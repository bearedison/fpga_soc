==> flow/design.v <==
`timescale 1ns / 1ps
module multi_function_counter(output reg [6:0] digit,
	output reg cout,
	output reg [1:0] word,
	output wire [1:0] word_close,
	input wire [3:0] data,
	input wire [1:0] mod_sel,
	input wire enable,
	input wire reset,
	input wire clock,
	input wire load,
	input wire dir_sel
    );
	reg [3:0] data_out;
	reg [31:0] count_1;
	reg [9:0] count_2;
	parameter t_1=32'd50000;
	parameter t_2=9'd500;
	always @(posedge clock)
	begin
		if(reset)
		begin
			cout<=0;
			data_out<=0;
			count_1<=0;
			count_2<=0;
			word<=2'b01;
		end
		else
		begin
			count_1<=count_1+1;
			if(count_1==t_1)
				count_1<=0;
			count_2<=count_2+1;
			if(count_2==t_2)
				count_2<=0;
			if(enable)
			begin
				if(load)
					data_out<=data;
				else if(count_1==(t_1/2))
					case(data_out)
						4'b0000:
						if(dir_sel)
							data_out<=data_out+1;
						else if(mod_sel==0)
						begin
							data_out<=4'b0111;
							cout<=1;
						end
						else if(mod_sel==1)
						begin
							data_out<=4'b1001;
							cout<=1;
						end
						else if(mod_sel==2)
						begin
							data_out<=4'b1111;
							cout<=1;
						end
						4'b0110:
						begin
							if(dir_sel)
							begin
								data_out<=data_out+1;
								if(mod_sel==0)
									cout<=1;
							end
							else data_out<=data_out-1;
						end
						4'b0111:
						begin
							cout<=0;
							if(dir_sel)
							begin
								if(mod_sel==0)
									data_out<=4'b0000;
								else data_out<=data_out+1;
							end
							else data_out<=data_out-1;
						end
						4'b1000:
						begin
							if(mod_sel==0)
							begin
								data_out<=0;
								cout<=0;
							end
							if(mod_sel!=0)
							begin
								if(dir_sel)
								begin
									data_out<=data_out+1;
									if(mod_sel==1)
										cout<=1;
								end
								else data_out<=data_out-1;
							end
						end
						4'b1001:
						begin
							if(mod_sel==0)
							begin
								data_out<=0;
								cout<=0;
							end
							if(mod_sel!=0)
							begin
								cout<=0;
								if(dir_sel)
								begin
									if(mod_sel!=2)
										data_out<=4'b0000;
									else data_out<=data_out+1;
								end
								else data_out<=data_out-1;
							end
						end
						4'b1010:
						begin
							if(mod_sel!=2)
								begin
									data_out<=0;
									cout<=0;
								end
							if(mod_sel==2)
							begin
								if(dir_sel)
								data_out<=data_out+1;
								else data_out<=data_out-1;
							end
						end
						4'b1011:
						begin
							if(mod_sel!=2)
								begin
									data_out<=0;
									cout<=0;
								end
							if(mod_sel==2)
							begin
								if(dir_sel)
								data_out<=data_out+1;
								else data_out<=data_out-1;
							end
						end
						4'b1100:
						begin
							if(mod_sel!=2)
								begin
									data_out<=0;
									cout<=0;
								end
							if(mod_sel==2)
							begin
								if(dir_sel)
								data_out<=data_out+1;
								else data_out<=data_out-1;
							end
						end
						4'b1101:
						begin
							if(mod_sel!=2)
								begin
									data_out<=0;
									cout<=0;
								end
							if(mod_sel==2)
							begin
								if(dir_sel)
								data_out<=data_out+1;
								else data_out<=data_out-1;
							end
						end
						4'b1110:
						begin
							if(mod_sel!=2)
								begin
									data_out<=0;
									cout<=0;
								end
							if(mod_sel==2)
							begin
								if(dir_sel)
								begin
									data_out<=data_out+1;
									cout<=1;
								end
								else data_out<=data_out-1;
							end
						end
						4'b1111:
						begin
							if(mod_sel!=2)
								begin
									data_out<=0;
									cout<=0;
								end
							if(mod_sel==2)
							begin
								cout<=0;
								if(dir_sel)
									data_out<=4'b0000;
								else data_out<=data_out-1;
							end
						end
						default:
						if(dir_sel)
							data_out<=data_out+1;
						else data_out<=data_out-1;
					endcase
			end
		end	
		if(count_2==(t_2/2))
		begin
			case(word)
				2'b10:
				begin
					case(data_out)
					4'b0000:digit<=7'b1000000;
					4'b0001:digit<=7'b1111001;
					4'b0010:digit<=7'b0100100;
					4'b0011:digit<=7'b0110000;
					4'b0100:digit<=7'b0011001;
					4'b0101:digit<=7'b0010010;
					4'b0110:digit<=7'b0000010;
					4'b0111:digit<=7'b1111000;
					4'b1000:digit<=7'b0000000;
					4'b1001:digit<=7'b0010000;
					4'b1010:digit<=7'b1000000;
					4'b1011:digit<=7'b1111001;
					4'b1100:digit<=7'b0100100;
					4'b1101:digit<=7'b0110000;
					4'b1110:digit<=7'b0011001;
					4'b1111:digit<=7'b0010010;
					endcase
					word<=2'b01;
				end
				2'b01:
				begin
					if(data_out<=4'b1001)
						digit<=7'b1000000;
					else
						digit<=7'b1111001;
					word<=2'b10;
				end
				default:
					word<=2'b10;
			endcase
		end
	end
	assign word_close=2'b11;
endmodule
# Step by step through the tools: multi_function_counter
# The steps from the RTL of multi_function_counter to its reports follow in flow order.
# Lines are those of the file above, counted from 1.
# Library cell names are shortened.
# A cell with - has no value.
# setup
top_module,multi_function_counter
clock,clock
cell_library,sky130hd
lib_corner,tt_025C_1v80

# Word-level counts
# Yosys after proc, flatten, opt, wreduce and memory -nomap, before mapping. Print and check cells are not counted. Equal cells are merged and count once.
# Yosys's memory passes give these memory sizes; they may raise the number of words (mostly to a power of two), join words into wider ones and drop unused or constant bits.
# word_totals
ff_bits,56
rom_bits,112
clocked_rd_ports_x_width,7
memories,1
input_bits,11
output_inout_bits,12
word_cells,93
# memory_table
memory,words,width,read_ports,write_ports,line,rtl
(name not given),16,7,1,0,219,case(data_out)
# classes
addsub,4
cmp,1
eq_ne,24
n_mux,42
bitwise,1
n_reduce_logical,14
# op_table
op,count
two-way mux 4 bit,20
adder 32 x 1 -> 32 bit with constant B,1
equality test 32 x 15 -> 1 bit with constant B,1
equality test 32 x 16 -> 1 bit with constant B,1
equality test 4 bit with constant B,8
parallel mux 4 bit (select 6 bit),1
two-way mux 1 bit,15
parallel mux 7 bit (select 2 bit),1
nonzero test 11 bit,1
adder 10 x 1 -> 10 bit with constant B,1
equality test 10 x 8 -> 1 bit with constant B,1
equality test 10 x 9 -> 1 bit with constant B,1
inequality test 2 bit with constant B,4
nonzero test 2 bit,4
equality test 4 x 3 -> 1 bit with constant B,2
AND reduction 8 bit,1
parallel mux 1 bit (select 8 bit),1
inequality test 6 bit with constant B,1
two-way mux 6 bit,1
two-way mux 2 bit,3
OR reduction 5 bit,1
equality test 2 x 1 -> 1 bit with constant B,2
equality test 2 bit with constant B,2
OR reduction 2 bit,2
adder 4 x 1 -> 4 bit with constant B,1
subtractor 4 x 1 -> 4 bit with constant B,1
<= comparator 4 bit with constant B,1
inequality test 4 bit with constant B,1
# Other operator kinds: 6; their cells: 6.

# Depth
# Depth = most cells in a row (Yosys ltp): at word level without a register or memory, in the mapped netlist without a sequential cell, where the memories' decode and read muxes count.
# logic_depth
depth_word,10
abc_area,1
mapped_depth,19
ltp_nobuf,19

# Netlist
# Source: synth_stat.txt of the flow (Yosys; design flattened, memories mapped). It holds for the ABC_AREA given above (unset counts as 0); a run with the other value may have another netlist.
# by_type
type,count,type_area_um2
dfxtp_1,54,1.08E+03
nand2_1,119,446.678
inv_1,85,319.056
nor2_1,73,274.013
edfxtp_1,9,270.259
ha_1,19,237.728
nand3_1,41,205.197
xor2_1,14,122.618
a21oi_1,16,80.077
nor3_1,14,70.067
nand4_1,11,68.816
o21ai_0,10,50.048
nand2_4,4,45.043
nand2_2,7,43.792
xnor2_1,5,43.792
nor4_4,2,42.541
inv_2,9,33.782
buf_4,4,30.029
# Other cell types: 29; their cells: 50.
# mapped
cell_count,546
yosys_area_um2,3895.0
seqArea_um2,1351.3
ffs,63
buf_cells,7

# Path before layout
# OpenSTA on the mapped netlist: ideal clock, no wires. The path of least setup slack (recovery checks aside). Input and output delay are each 20% of the period. Register names are those of the netlist, which keeps one name where synthesis merged equal registers.
# synth_path
path_kind,input-to-reg
start,input port dir_sel
end,register (name not given)
clock_period_ns,3.73
input_delay_ns,0.746
setup_time_ns,0.112
launch_ns,0.746
arrival_time_ns,2.346
t_required_ns,3.618
setup_slack_ns,1.272
delay_ns,1.712
path_stages,17
path_buffers,1
synth_period_reached_ns,2.458
# "delay_ns" = arrival - input delay + setup time.
# "path_stages" counts driving pins, that of a launching flip-flop among them; a cell with two outputs on the path counts twice.
# "synth_period_reached_ns" is the clock period less the worst setup slack; recovery checks do not enter. This is arithmetic on one report: input and output delays are still those of the set period (20% each).
# synth_via
cell_sequence,buf_2 -> inv_2 -> nand2_1 -> a21oi_1 -> nor2_1 -> nand3_2 -> o21ai_0 -> nand3_1 -> nand2_1 -> o21ai_0 -> nand2_1 -> inv_1 -> ha_1 -> nand3_1 -> nand2_1 -> nand2_1 -> nand2_1
# synth_lines
element,line,rtl
from (decl),12,input wire dir_sel
# Chain of elaborated cells between the ends: none given.

# Path in the finished layout
# Path of least setup slack in the final report of job 1 (OpenROAD, finished layout, wires in). Where an end is a register, its clock arrival counts in the times.
# layout_path
path_kind,input-to-reg
start,input port mod_sel[1]
end,register (name not given)
clock_period_ns,4.42
input_delay_ns,0.88
setup_time_ns,0.10
launch_ns,0.88
arrival_time_ns,3.19
t_required_ns,4.65
setup_slack_ns,1.46
path_stages,18
path_buffers,1
# layout_via
cell_sequence,clkdlybuf4s50_1 -> inv_2 -> nand3_1 -> nand2_1 -> nand2_1 -> nor2_1 -> nand3_2 -> o21ai_1 -> nand3_1 -> nand2_1 -> o21ai_0 -> nand2_2 -> inv_1 -> ha_1 -> nand3_1 -> nand2_1 -> nand2_1 -> nand2_1
# layout_lines
element,line,rtl
from (decl),7,"input wire [1:0] mod_sel,"
# Chain of elaborated cells between the ends: none given.

# Settings and measured results of 2 stored flow runs for module multi_function_counter (sky130hd), not sorted in any way. The constraints put input and output delay at 20% of the set period each and load the outputs with 0.01 pF.
# "period_reached_ns" means the clock period less the worst setup slack. The figure is calculated, with input and output delays left at 20% of the set period.
# "worst_setup_path_time_ns" = time allowed to the worst setup path (clock period - input delay - output delay, where it has them) - its slack; a late launch clock adds to it, a late capture clock takes from it.
# By "total_power_uw" is meant OpenSTA's value without simulated activity: inputs other than the clock are taken to toggle once in ten clock periods, and the tool carries that through the logic.
# Among the settings, n/a means not set for that run.
run,period_ns,CORE_UTILIZATION,SETUP_SLACK_MARGIN,PLACE_DENSITY,CORE_MARGIN,CELL_PAD_IN_SITES_GLOBAL_PLACEMENT,CELL_PAD_IN_SITES_DETAIL_PLACEMENT,TNS_END_PERCENT,ABC_AREA,GPL_ROUTABILITY_DRIVEN,CTS_CLUSTER_DIAMETER,MAX_ROUTING_LAYER,CAP_MARGIN,SLEW_MARGIN,PLACE_DENSITY_LB_ADDON,CORE_ASPECT_RATIO,CTS_CLUSTER_SIZE,total_power_uw,worst_setup_path_time_ns,worstPathKind,setup_tns_ns,dieArea_um2,finalCellArea_um2,utilization_frac,final_hold_ws_ns,worstSetupSlack_ns,period_reached_ns,synthArea_um2
job 1,4.42,25,1.19,0.8,2,1,1,50,1,0,263,met5,20,20,n/a,n/a,n/a,1417,2.07,input-to-reg,0.000,16594.6,4586.9,0.302,0.467,1.463,2.957,3895.0
job 2,3.17,57,n/a,n/a,2,n/a,n/a,n/a,n/a,n/a,105,n/a,20,20,0.23,1.11,24,1716,2.43,input-to-reg,0.000,6736.9,4161.5,0.717,0.475,0.110,3.060,3474.6
